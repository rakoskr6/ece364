==> flow/design.v <==
module flex_counter
  #(
    parameter NUM_CNT_BITS = 4
    )
   (
    input clk,
    input n_rst,
    input clear,
    input count_enable,
    input [NUM_CNT_BITS-1:0]rollover_val,
    output reg [NUM_CNT_BITS-1:0]count_out,
    output reg rollover_flag
    );
   genvar      i;
   reg [NUM_CNT_BITS-1:0] parallel_in_reg;
   always_ff @ (posedge clk, negedge n_rst)
     begin
	if(1'b0 == n_rst)
	  begin
	     rollover_flag <= 1'b0;
	     count_out <= 0;
	  end
	else if (count_enable == 1'b1)
	  begin
	     if (clear == 1'b1)
	       begin
		  count_out <= 0;
	       end
	     else
	       begin
		  if (count_out >= rollover_val)
		    begin
		       rollover_flag <= 1'b0;
		       count_out <= 1;
		    end
		  else if (count_out == rollover_val - 1)
		    begin
		       count_out <= count_out + 1;
		       rollover_flag <= 1'b1;
		    end		       
		  else
		    begin
		       count_out <= count_out + 1;
		       rollover_flag <= 1'b0;
		    end
	       end  
	  end  
	else
	  begin
	     count_out <= count_out;
	  end
     end  
endmodule
module timer
  (
   input clk,
   input n_rst,
   input enable_timer,
   output shift_strobe,
   output packet_done
   );
   wire [3:0] rollover_val1 = 10;
   wire [3:0] rollover_val2 = 9;
   flex_counter #(.NUM_CNT_BITS(4)) DUT1(.clk(clk), .n_rst(n_rst), .clear(packet_done), .count_enable(enable_timer), .rollover_val(rollover_val1), .count_out(), .rollover_flag(shift_strobe));
    flex_counter #(.NUM_CNT_BITS(4)) DUT2(.clk(clk), .n_rst(n_rst), .clear(packet_done), .count_enable(shift_strobe), .rollover_val(rollover_val2), .count_out(), .rollover_flag(packet_done));
endmodule		
=== Reports on timer ===
Tool output for the design above, in the order of the flow.
Lines are those of the file above, counted from 1.
Operators carry their Yosys type and port widths (W data, S select, Z words).
Library cell names are shortened.
A cell with -- has no value.

* Top: timer
* Clock input: clk
* Standard-cell library: sky130hd
* Library corner: tt_025C_1v80

=== Elaborated design ===
Yosys after proc, flatten, opt, wreduce and memory -nomap, before mapping. Enables and synchronous resets that opt folds into registers are not counted as muxes. Memory bits, and registers merged into a memory's read port (data or address), are not among the register bits. Print and check cells are not counted. Equal cells are merged and count once.

* Register bits after elaboration: 10
* Bits of input ports: 3
* Output and inout bits: 2
* Cells after elaboration: 21

* Add/sub/neg operators: 2
* Order comparisons: 2
* Equal/unequal tests: 2
* Muxes and demuxes: 9
* Bitwise gates (word level): 1
* Reductions and logical operators: 1

{| class="wikitable"
|+ Operator list
! kind !! count
|-
| $mux W4 || 4
|-
| $add A4 B1 Y4 const B || 2
|-
| $ge A4 B4 Y1 const B || 2
|-
| $eq A4 B4 Y1 const B || 2
|-
| $mux W1 || 5
|-
| $reduce_and A2 Y1 || 1
|-
| $not A1 Y1 || 1
|}

=== Longest topological paths ===
Yosys ltp: most cells in a row. Word level: on the elaborated netlist, between registers, memories and ports. Mapped: between sequential cells and ports; inverters and the memories' decode and read muxes count.

* Depth in word-level cells: 4
* ABC_AREA: 1
* Depth in mapped cells: 8
* Mapped depth without buffers: 8

=== Netlist ===
Source: synth_stat.txt of the flow (Yosys; design flattened, memories mapped). It holds for the ABC_AREA given above (unset counts as 0); a run with the other value may have another netlist.
The area totals of this step are shown rounded.

{| class="wikitable"
|+ Cell types
! cell type !! count !! area in all (um^2)
|-
| dfrtp_1 || 10 || 250.24
|-
| nand2_1 || 23 || 86.333
|-
| ha_1 || 6 || 75.072
|-
| inv_1 || 8 || 30.029
|-
| o21ai_2 || 3 || 26.275
|-
| nand3_1 || 5 || 25.024
|-
| nand2_2 || 3 || 18.768
|-
| a21oi_1 || 3 || 15.014
|-
| nand4_1 || 2 || 12.512
|-
| nor2_1 || 3 || 11.261
|-
| nor2_4 || 1 || 11.261
|-
| o21ai_0 || 2 || 10.01
|-
| xnor2_1 || 1 || 8.758
|-
| o21bai_1 || 1 || 7.507
|-
| nor2_2 || 1 || 6.256
|}

* Cells in the netlist: 72
* Chip area (Yosys): 0.0005943 mm^2
* Area of sequential cells: 0.0002502 mm^2
* Flip-flop cells: 10
* Buffers: 0

=== Timing after synthesis ===
OpenSTA on the mapped netlist: ideal clock, no wires. The path of least setup slack (recovery checks aside). Input and output delay are each 20% of the period. Register names are those of the netlist, which keeps one name where synthesis merged equal registers.

* Kind: reg-to-reg
* From: register DUT2.count_out[0]
* To: register DUT2.count_out[0]
* Clock period: 1.51 ns
* Library setup time: 0.117 ns
* Launch time at the first pin: 0.000 ns
* Arrival time: 0.990 ns
* Data required time: 1.393 ns
* Path slack: 0.403 ns
* Path delay: 1.107 ns
* Stages: 8
* Buffers on the path: 0
* Synthesis period reached: 1.107 ns

"path delay" is the arrival time less input delay plus setup time.
"stages": output pins that drive a net of the path, with the launching flip-flop's if there is one; two outputs of one cell count as two.
"synthesis period reached" is the clock period less the worst setup slack; recovery checks do not enter. This is arithmetic on one report: input and output delays are still those of the set period (20% each).
Between the ends stands the longest chain of elaborated cells between them, by number of cells; it is not shown to be the way that was timed. Of several equally long chains one is given.
Each line given opens the expression or statement behind the cell; cells for indexed reads and writes are added by Yosys, which also makes memories of some case tables.
At most two assigning lines are given for a register; there are more.

* Path through: dfrtp_1 > ha_1 > nor2_1 > nand2_1 > nand2_2 > nand2_1 > nand2_1 > nand2_1
* Cells in the longest elaborated chain: 3
* Elaborated cells on any way between the ends: 4
* Those cells by class: 1 x add/sub; 1 x compare; 2 x mux

{| class="wikitable"
|+ Ends and longest elaborated chain, post-synthesis
! item !! RTL line !! RTL
|-
| start, declared || 11 || <nowiki>output reg [NUM_CNT_BITS-1:0]count_out,</nowiki>
|-
| start, assigned || 38 || <nowiki>count_out <= count_out + 1;</nowiki>
|-
| start, assigned || 43 || <nowiki>count_out <= count_out + 1;</nowiki>
|-
| $add A4 B1 Y4 || 38 ||
|-
| $mux W4 || 31 || <nowiki>if (count_out >= rollover_val)</nowiki>
|-
| $mux W4 || 25 || <nowiki>if (clear == 1'b1)</nowiki>
|-
| end, assigned || 38 ||
|-
| end, assigned || 43 ||
|-
| end, declared || 11 ||
|}

Data sheet: physical implementation of timer

Record of 2 stored runs of the RTL-to-layout flow on timer, platform sky130hd. The runs are unordered. Constraints: input delay and output delay 20% of the set period each, output load 0.01 pF.

=== Run A ===
{| class="wikitable"
! Setting !! Value
|-
| period_ns || 0.86
|-
| CORE_UTILIZATION || 55
|-
| PLACE_DENSITY_LB_ADDON || 0.22
|-
| CORE_ASPECT_RATIO || 0.75
|-
| CORE_MARGIN || 9
|-
| CELL_PAD_IN_SITES_DETAIL_PLACEMENT || 2
|-
| TNS_END_PERCENT || 50
|-
| ABC_AREA || 1
|-
| GPL_ROUTABILITY_DRIVEN || 0
|-
| CTS_CLUSTER_DIAMETER || 23
|-
| MAX_ROUTING_LAYER || met5
|-
| CAP_MARGIN || 20
|-
| SLEW_MARGIN || 20
|}
Did not finish, floorplanning stopped with PDN-0185.

=== Run B ===
{| class="wikitable"
! Setting !! Value
|-
| period_ns || 2.68
|-
| CORE_UTILIZATION || 50
|-
| PLACE_DENSITY_LB_ADDON || 0.2
|-
| CORE_ASPECT_RATIO || 0.69
|-
| CORE_MARGIN || 9
|-
| CELL_PAD_IN_SITES_DETAIL_PLACEMENT || 0
|-
| GPL_TIMING_DRIVEN || 1
|-
| GPL_ROUTABILITY_DRIVEN || 1
|-
| CTS_CLUSTER_DIAMETER || 202
|-
| CAP_MARGIN || 40
|-
| SLEW_MARGIN || 35
|-
| MAX_ROUTING_LAYER || met5
|}
Did not finish, floorplanning stopped with PDN-0185.
